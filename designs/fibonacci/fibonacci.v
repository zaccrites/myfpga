==> flow/design.v <==
module fibonacci (
    input i_Clock,
    input i_Reset,
    output reg [7:0] r_Value
);
reg [4:0] r_Counter;
reg [7:0] r_A;
reg [7:0] r_B;
always @ (posedge i_Clock) begin
    if (i_Reset || r_Counter > 10) begin
        r_Value <= 0;
        r_A <= 0;
        r_B <= 1;
        r_Counter <= 0;
    end
    else begin
        r_Value <= r_B;
        r_A <= r_B;
        r_B <= r_A + r_B;
        r_Counter <= r_Counter + 1;
    end
end
endmodule
==> Reports on fibonacci <==
What the tools print for fibonacci, step after step.
Line numbers count from 1 in the design file above.
Operators carry their Yosys type and port widths (W data, S select, Z words).
Cell names lack the library's common part.
{ "inputs": {"design": "fibonacci", "clock": "i_Clock", "cell_library": "sky130hd", "corner": "tt_025C_1v80"} }

==> After elaboration <==
Source: Yosys, flattened and elaborated, memories not mapped. Widths are those after wreduce; folded enables and synchronous resets count as part of the registers. Registers that Yosys merges into a memory's read port (data or address) are not register bits. Print and check cells do not count. Equal cells are merged and count once.
{ "op_classes": {"compare": 1, "shifts": 0, "n_mul": 0, "div_mod_pow": 0, "n_eq": 0, "n_logic": 0, "n_mux": 0, "n_reduce_logical": 1, "addsub": 2} }
{ "op_table": {"columns": ["cell", "count"], "rows": [
  ["$add A8 B8 Y8", 1],
  ["$add A5 B1 Y5 const B", 1],
  ["$gt A5 B4 Y1 const B", 1],
  ["$logic_or A1 B1 Y1", 1]
]} }
{ "word_totals": {"elab_cells": 7, "register_bits": 21, "output_inout_bits": 8, "mem_bits_rw": 0, "latch_bits": 0, "memories": 0, "mem_bits_ro": 0, "clocked_rd_ports_x_width": 0, "input_bits": 2} }

==> Depth <==
Longest topological path by Yosys (ltp), each cell counted once; first at word level (registers and memories cut), then after technology mapping (sequential cells cut; the memories' decode and read muxes count).
{ "depth": {"depth_word": 2, "ABC_AREA": 0, "mapped_depth": 7, "mapped_depth_nobuf": 7} }

==> Synthesis result <==
Source: synth_stat.txt of the flow (Yosys; design flattened, memories mapped). It holds for the ABC_AREA given above (unset counts as 0); a run with the other value may have another netlist.
{ "synth_totals": {"ffs": 21, "seq_area_um2": 420.4, "n_buf": 1, "yosys_area_um2": 963.4, "stdcells": 93} }
{ "types": {"columns": ["type", "count", "area_total_um2"], "rows": [
  ["dfxtp_1", 21, 420.403],
  ["ha_1", 9, 112.608],
  ["and3_1", 7, 43.792],
  ["nor2_1", 7, 26.275],
  ["a21oi_1", 5, 25.024],
  ["nor3b_2", 2, 25.024],
  ["fa_1", 1, 20.019],
  ["nand3_1", 4, 20.019],
  ["nor3_1", 4, 20.019],
  ["nor3_2", 2, 20.019],
  ["inv_1", 5, 18.768],
  ["xor2_1", 2, 17.517],
  ["o21ai_4", 1, 16.266],
  ["o21a_1", 2, 15.014],
  ["o21ai_1", 3, 15.014],
  ["nor2b_4", 1, 13.763],
  ["a211oi_2", 1, 12.512],
  ["nor2b_1", 2, 12.512]
]} }
Other cell types: 14; their cells: 14.

==> Timing after synthesis <==
OpenSTA on the mapped netlist: ideal clock, no wires. The path of least setup slack (recovery checks aside). Input and output delay are each 20% of the period. Register names are those of the netlist, which keeps one name where synthesis merged equal registers.
{ "synth_path": {"kind": "flip-flop to flip-flop", "startpoint": "reg r_A[0]", "endpoint": "reg r_B[6]", "path_stages": 8, "arrival_time_ps": 1464, "required_ps": 2170, "n_path_buf": 0, "clock_period_ps": 2290, "t_first_pin_ps": 0, "setup_time_ps": 120, "delay_ps": 1584, "slack_ps": 707, "period_less_setup_slack_ps": 1583} }
"delay_ps" is the arrival time less input delay plus setup time.
"path_stages": output pins that drive a net of the path, with the launching flip-flop's if there is one; two outputs of one cell count as two.
"period_less_setup_slack_ps" is the clock period less the worst setup slack; recovery checks do not enter. This is arithmetic on one report: input and output delays are still those of the set period (20% each).
The rows between start and end are the longest chain of elaborated cells between them; the timing report does not say that the signal goes this way. Where chains are equally long, one stands for them.
A line is the first line of the expression or statement that the cell stems from. Yosys adds cells for indexed reads and writes and turns some case tables into memories.
{ "synth_between": {"cell_sequence": "dfxtp_1 -> ha_1 -> inv_1 -> fa_1 -> nor2b_1 -> o31ai_1 -> a21oi_1 -> nor3b_2", "elab_chain_len": 1, "cone_cells": 1, "lines_between": 1, "classes_between": "add/sub (1)"} }
{ "synth_lines": {"columns": ["element", "line", "text"], "rows": [
  ["from (decl)", 7, "reg [7:0] r_A;"],
  ["from (assign)", 12, "r_A <= 0;"],
  ["from (assign)", 18, "r_A <= r_B;"],
  ["$add A8 B8 Y8", 19, "r_B <= r_A + r_B;"],
  ["to (assign)", 13, "r_B <= 1;"],
  ["to (assign)", 19, null],
  ["to (decl)", 8, "reg [7:0] r_B;"]
]} }

==> Timing after layout <==
Path of least setup slack in the final report of stored run 2 (OpenROAD, finished layout, wires in). Where an end is a register, its clock arrival counts in the times.
The path's times are printed in steps of 10 ps; the period is the one set.
{ "layout_path": {"kind": "flip-flop to flip-flop", "startpoint": "reg r_A[0]", "endpoint": "reg r_B[6]", "t_first_pin_ps": 250, "slack_ps": 780, "arrival_time_ps": 1830, "n_path_buf": 0, "setup_time_ps": 110, "path_stages": 8, "clock_period_ps": 2470, "required_ps": 2610} }
The rows between start and end are the longest chain of elaborated cells between them; the timing report does not say that the signal goes this way. Where chains are equally long, one stands for them.
{ "layout_between": {"cell_sequence": "dfxtp_1 -> ha_1 -> inv_1 -> fa_1 -> nor2b_1 -> o31ai_1 -> a21oi_1 -> nor3b_2", "elab_chain_len": 1, "cone_cells": 1, "lines_between": 1, "classes_between": "add/sub (1)"} }
{ "layout_lines": {"columns": ["element", "line", "text"], "rows": [
  ["from (decl)", 7, "reg [7:0] r_A;"],
  ["from (assign)", 12, "r_A <= 0;"],
  ["from (assign)", 18, "r_A <= r_B;"],
  ["$add A8 B8 Y8", 19, "r_B <= r_A + r_B;"],
  ["to (assign)", 13, "r_B <= 1;"],
  ["to (assign)", 19, null],
  ["to (decl)", 8, "reg [7:0] r_B;"]
]} }

Lab notebook: fibonacci

Stored flow runs of fibonacci (2 of them; Yosys, OpenROAD, sky130hd). They differ in their settings and are not a sequence. Constraints: input delay and output delay 20% of the set period each, output load 0.01 pF.
By "period reached" is meant the clock period of the run minus its worst setup slack. This is arithmetic on one report: input and output delays are still those of the set period (20% each).
"critical setup path time": the worst setup path's part of the clock period (all of it between registers, 20% less for each end at a port) less its slack. A launch clock that arrives late makes it longer, a capture clock that arrives late makes it shorter.
By "power consumption" is meant OpenSTA's value without simulated activity: inputs other than the clock are taken to toggle once in ten clock periods, and the tool carries that through the logic.
"critical setup path time" is given in steps of 10 ps.

==> stored run 1: settings <==
{ "period_ns": 1.82, "CORE_UTILIZATION": 68, "SETUP_SLACK_MARGIN": 0.39, "PLACE_DENSITY_LB_ADDON": 0.29, "HOLD_SLACK_MARGIN": 0.24, "CELL_PAD_IN_SITES_DETAIL_PLACEMENT": 2, "TNS_END_PERCENT": 5, "GPL_TIMING_DRIVEN": 0, "CTS_CLUSTER_DIAMETER": 253, "SLEW_MARGIN": 35, "MAX_ROUTING_LAYER": "met4", "CAP_MARGIN": 20, "CORE_MARGIN": 2 }
==> stored run 1: results <==
no results, placement failed with DPL-0033

==> stored run 2: settings <==
{ "period_ns": 2.47, "CORE_UTILIZATION": 26, "CORE_ASPECT_RATIO": 0.69, "CORE_MARGIN": 7, "CELL_PAD_IN_SITES_GLOBAL_PLACEMENT": 1, "GPL_TIMING_DRIVEN": 1, "GPL_ROUTABILITY_DRIVEN": 1, "CTS_CLUSTER_SIZE": 90, "CAP_MARGIN": 15, "SLEW_MARGIN": 15, "MAX_ROUTING_LAYER": "met5" }
==> stored run 2: results <==
synthesis area: 963.4 um^2
total die area: 5,635.2 um^2
area of the standard cells in the finished layout: 1,149.8 um^2
post-layout utilization: 0.323
worst setup slack after layout: 785 ps
setup TNS: 0 ps
worst hold slack: 479 ps
power consumption: 589.9 µW
period reached: 1,685 ps
critical setup path time: 1,690 ps
worst setup path type: flip-flop to flip-flop
